==> flow/design.v <==
module memory_access (
  input clk,
  input rstn,
  input suspend_cpu,
  output phase_done,
  input sema_valid,
  input sema_data_in,
  input sema_is_empty,
  output reg sema_ready,
  output reg sema_write,
  output reg sema_data_out,
  input [15:0] ex_alu_result,
  input  [7:0] ex_branch_target_address,
  input        ex_branch_taken,
  input  [3:0] ex_rd_id,
  input        ex_mem_branch,
  input        ex_mem_write,
  input        ex_mem_read,
  input        ex_reg_write,
  input        ex_mem_to_reg,
  input        ex_sema_read,
  input        ex_sema_write,
  input  [7:0] ex_mem_addr,
  input [15:0] ex_mem_write_data,
  output  [7:0] data_memory_address,
  output        data_memory_write_en,
  output [15:0] data_memory_write_data,
  output        data_memory_read_en,
  output reg [15:0] mem_alu_result,
  output reg  [3:0] mem_rd_id,
  output reg        mem_reg_write,
  output reg        mem_mem_to_reg,
  output            mem_take_branch,
  output      [7:0] mem_branch_target_address,
  output reg mem_sema_read_performed,
  output reg mem_sema_writeback
);
assign data_memory_address = ex_mem_addr;
assign data_memory_write_en = ex_mem_write;
assign data_memory_read_en = ex_mem_read;
assign data_memory_write_data = ex_mem_write_data;
assign mem_take_branch = ((ex_branch_taken == 1'b1) & (ex_mem_branch == 1'b1)) ? 1'b1 : 1'b0;
assign mem_branch_target_address = ex_branch_target_address;
reg sema_phase_done;
always @(posedge clk or negedge rstn) begin
  if (rstn == 1'b0) begin
    sema_data_out <= 1'b0;
    sema_write <= 1'b0;
    sema_ready <= 1'b0;
    sema_phase_done <= 1'b0;
  end else if (suspend_cpu == 1'b0) begin
    if (ex_sema_write == 1'b1 && sema_is_empty == 1'b1) begin
      sema_data_out <= ex_mem_write_data[0];
      sema_write    <= 1'b1;
      sema_phase_done    <= 1'b1;
    end
    if (ex_sema_read == 1'b1 && sema_valid == 1'b1) begin
      mem_sema_read_performed <= ex_sema_read;
      mem_sema_writeback <= sema_data_in;
      sema_ready     <= 1'b1;
      sema_phase_done     <= 1'b1;
    end
  end else begin
    mem_sema_read_performed <= 1'b0;
    mem_sema_writeback <= 1'b0;
    sema_ready <= 1'b0;
    sema_write <= 1'b0;
    sema_phase_done <= 1'b0;
  end
end
always @(posedge clk or negedge rstn) begin
  if (rstn == 1'b0) begin
    mem_alu_result <= 1'b0;
    mem_rd_id      <= 1'b0;
    mem_reg_write  <= 1'b0;
    mem_mem_to_reg <= 1'b0;
  end else if (suspend_cpu == 1'b0) begin
    mem_alu_result <= ex_alu_result;
    mem_rd_id      <= ex_rd_id;
    mem_reg_write  <= ex_reg_write;
    mem_mem_to_reg <= ex_mem_to_reg;
  end
end
assign phase_done = (ex_sema_read == 1'b1 || ex_sema_write == 1'b1) ? sema_phase_done : 1'b1;
endmodule
* Reports on memory_access
Tool output for the design above, in the order of the flow.
Lines are those of the file above, counted from 1.
Operators: Yosys type, input widths -> output width; for muxes data width and select width s.
Library cell names are shortened.
A cell with - has no value.
- Design top :: memory_access
- Clock input :: clk
- Cell library :: sky130hd
- Library corner :: tt_025C_1v80

* Word-level counts
Source: Yosys, flattened and elaborated, memories not mapped. Widths are those after wreduce. Registers that Yosys merges into a memory's read port (data or address) are not register bits. Print and check cells do not count. Equal cells are merged and count once.
- Muxes and demuxes :: 10
- Bitwise logic cells :: 2
- Reductions and logical operators :: 8
** Operator list (number)
- $mux 1 :: 10
- $reduce_and 2->1 :: 2
- $reduce_bool 2->1 :: 2
- $reduce_bool 3->1 :: 1
- $logic_and 1x1->1 :: 2
- $and 1x1->1 :: 1
- $logic_or 1x1->1 :: 1
- $not 1->1 :: 1
- Flip-flop bits (word level) :: 28
- Input port bits :: 66
- Output and inout port bits :: 63
- Elaborated cells :: 30

* Depth
Longest topological path by Yosys (ltp), each cell counted once; first at word level (registers and memories cut), then after technology mapping (sequential cells cut; the memories' decode and read muxes count).
- Depth after elaboration :: 4
- ABC_AREA :: 0
- Gate-level depth with buffers :: 4
- Gate-level depth less buffers :: 2

* Netlist
Source: synth_stat.txt of the flow (Yosys; design flattened, memories mapped). It holds for the ABC_AREA given above (unset counts as 0); a run with the other value may have another netlist.
Totals and module areas in this step are rounded.
- Mapped cells :: 101
- Synthesis area :: 0.001359 mm²
- Sequential area :: 0.0007107 mm²
- Mapped flip-flops :: 28
- Buffer cells :: 37
** Cells by type
- dfrtp_1 :: number 26, total area 650.624 µm²
- buf_4 :: number 34, total area 255.245 µm²
- mux2_2 :: number 18, total area 202.694 µm²
- mux2_4 :: number 5, total area 75.072 µm²
- edfxtp_1 :: number 2, total area 60.058 µm²
- buf_6 :: number 2, total area 22.522 µm²
- nand3b_4 :: number 1, total area 20.019 µm²
- nor2b_1 :: number 3, total area 18.768 µm²
- a21oi_1 :: number 3, total area 15.014 µm²
- nor2_1 :: number 3, total area 11.261 µm²
- a221oi_1 :: number 1, total area 8.758 µm²
- o21bai_1 :: number 1, total area 7.507 µm²
- and2_1 :: number 1, total area 6.256 µm²
- buf_2 :: number 1, total area 5.005 µm²

* Timing after synthesis
Path of least setup slack by OpenSTA after synthesis, without wires, with an ideal clock, recovery checks aside; 20% of the period is set as input and as output delay. Where synthesis merged equal registers, the netlist keeps one of their names.
- Path type :: in2reg
- From :: in suspend_cpu
- To :: reg mem_sema_read_performed
- Clock period :: 1610 ps
- External input delay :: 322 ps
- Library setup time :: 310 ps
- Time at the first pin :: 322 ps
- Data arrival time :: 766 ps
- Required time :: 1300 ps
- Slack :: 534 ps
- Path delay :: 754 ps
- Driving pins on the path :: 4
- Path buffers :: 2
- Period reached after synthesis :: 1076 ps
"path delay" = arrival - input delay + setup time.
"driving pins on the path": output pins that drive a net of the path, with the launching flip-flop's if there is one; two outputs of one cell count as two.
"period reached after synthesis" is the clock period less the worst setup slack; recovery checks do not enter. This is arithmetic on one report: input and output delays are still those of the set period (20% each).
The rows between start and end are the longest chain of elaborated cells between them; the timing report does not say that the signal goes this way. Where chains are equally long, one stands for them.
Each line given opens the expression or statement behind the cell; cells for indexed reads and writes are added by Yosys, which also makes memories of some case tables.
- Cells stage by stage :: buf_6 > buf_6 > a21oi_1 > nor2b_1
- Length of the longest elaborated chain :: 2
- Elaborated cells between the ends (all ways) :: 2
- Source lines of those cells :: 0
- Those cells by class :: reduce/logical: 2
** Ends and longest elaborated chain, post-synthesis
- start: declaration :: line 4 : input suspend_cpu,
- $reduce_bool 2->1
- $reduce_and 2->1
- end: assignment :: line 58 : mem_sema_read_performed <= ex_sema_read;
- end: assignment :: line 64 : mem_sema_read_performed <= 1'b0;
- end: declaration :: line 35 : output reg mem_sema_read_performed,

* Path in the finished layout
From the final timing report of record 1: the path of least setup slack in the routed layout; clock arrival at registers is part of the times.
The report prints the path's times to 10 ps; the period is as set.
- Path type :: reg2out
- From :: reg sema_phase_done
- To :: out phase_done
- Clock period :: 763 ps
- Output delay :: 150 ps
- Time at the first pin :: 330 ps
- Data arrival time :: 1060 ps
- Required time :: 610 ps
- Slack :: -450 ps
- Driving pins on the path :: 3
- Path buffers :: 1
The rows between start and end are the longest chain of elaborated cells between them; the timing report does not say that the signal goes this way. Where chains are equally long, one stands for them.
A register here has more assigning lines than the two given.
- Cells stage by stage :: dfrtp_1 > o21bai_1 > buf_2
- Length of the longest elaborated chain :: 1
- Elaborated cells between the ends (all ways) :: 1
- Source lines of those cells :: 1
- Those cells by class :: mux: 1
** Ends and longest elaborated chain, after layout
- start: declaration :: line 44 : reg sema_phase_done;
- start: assignment :: line 50 : sema_phase_done <= 1'b0;
- start: assignment :: line 55 : sema_phase_done    <= 1'b1;
- $mux 1 :: line 84 : assign phase_done = (ex_sema_read == 1'b1 || ex_sema_write == 1'b1) ? sema_phase_done : 1'b1;
- end: declaration :: line 5 : output phase_done,

Below are 2 stored runs of the flow (Yosys, OpenROAD; platform sky130hd) on memory_access, each with its settings and what was measured, unordered. Constraints: input delay and output delay 20% of the set period each, output load 0.01 pF.
"period reached" means the clock period less the worst setup slack. The figure is calculated, with input and output delays left at 20% of the set period.
"critical setup path time" is the time allowed to the run's worst setup path (the clock period less input and output delay, where it has them) less its slack. Clock arrival times count: a late capture clock shortens it, a late launch clock lengthens it.
"total power of the final layout": no workload was simulated; the value follows from the tool's default switching activity.
"critical setup path time" is known to 10 ps.
The measured numbers are rounded.

** Record 1
- Settings :: period_ns=0.763; CORE_UTILIZATION=53; SETUP_SLACK_MARGIN=-0.03; PLACE_DENSITY_LB_ADDON=0.15; ABC_AREA=0; CTS_CLUSTER_DIAMETER=151; CAP_MARGIN=30; CORE_MARGIN=2; SLEW_MARGIN=20
- Standard-cell area of the final layout :: 0.001874 mm²
- Critical setup path time :: 1060 ps
- Worst setup path kind :: reg2out
- Synthesized cell area :: 0.001359 mm²
- Period reached :: 1209 ps
- Die size :: 0.002985 mm²
- Utilization of the finished layout :: 76.4%
- Lowest setup slack :: -446 ps
- Setup TNS :: -8666 ps
- Total power of the final layout :: 0.00358 W

** Record 2
- Settings :: period_ns=0.98; SETUP_SLACK_MARGIN=-0.03; CAP_MARGIN=20; CORE_MARGIN=2; CORE_UTILIZATION=40; SLEW_MARGIN=20
- Standard-cell area of the final layout :: 0.001852 mm²
- Critical setup path time :: 990 ps
- Worst setup path kind :: reg2out
- Synthesized cell area :: 0.001359 mm²
- Period reached :: 1184 ps
- Die size :: 0.003879 mm²
- Utilization of the finished layout :: 55.9%
- Lowest setup slack :: -204 ps
- Setup TNS :: -2377 ps
- Total power of the final layout :: 0.002715 W
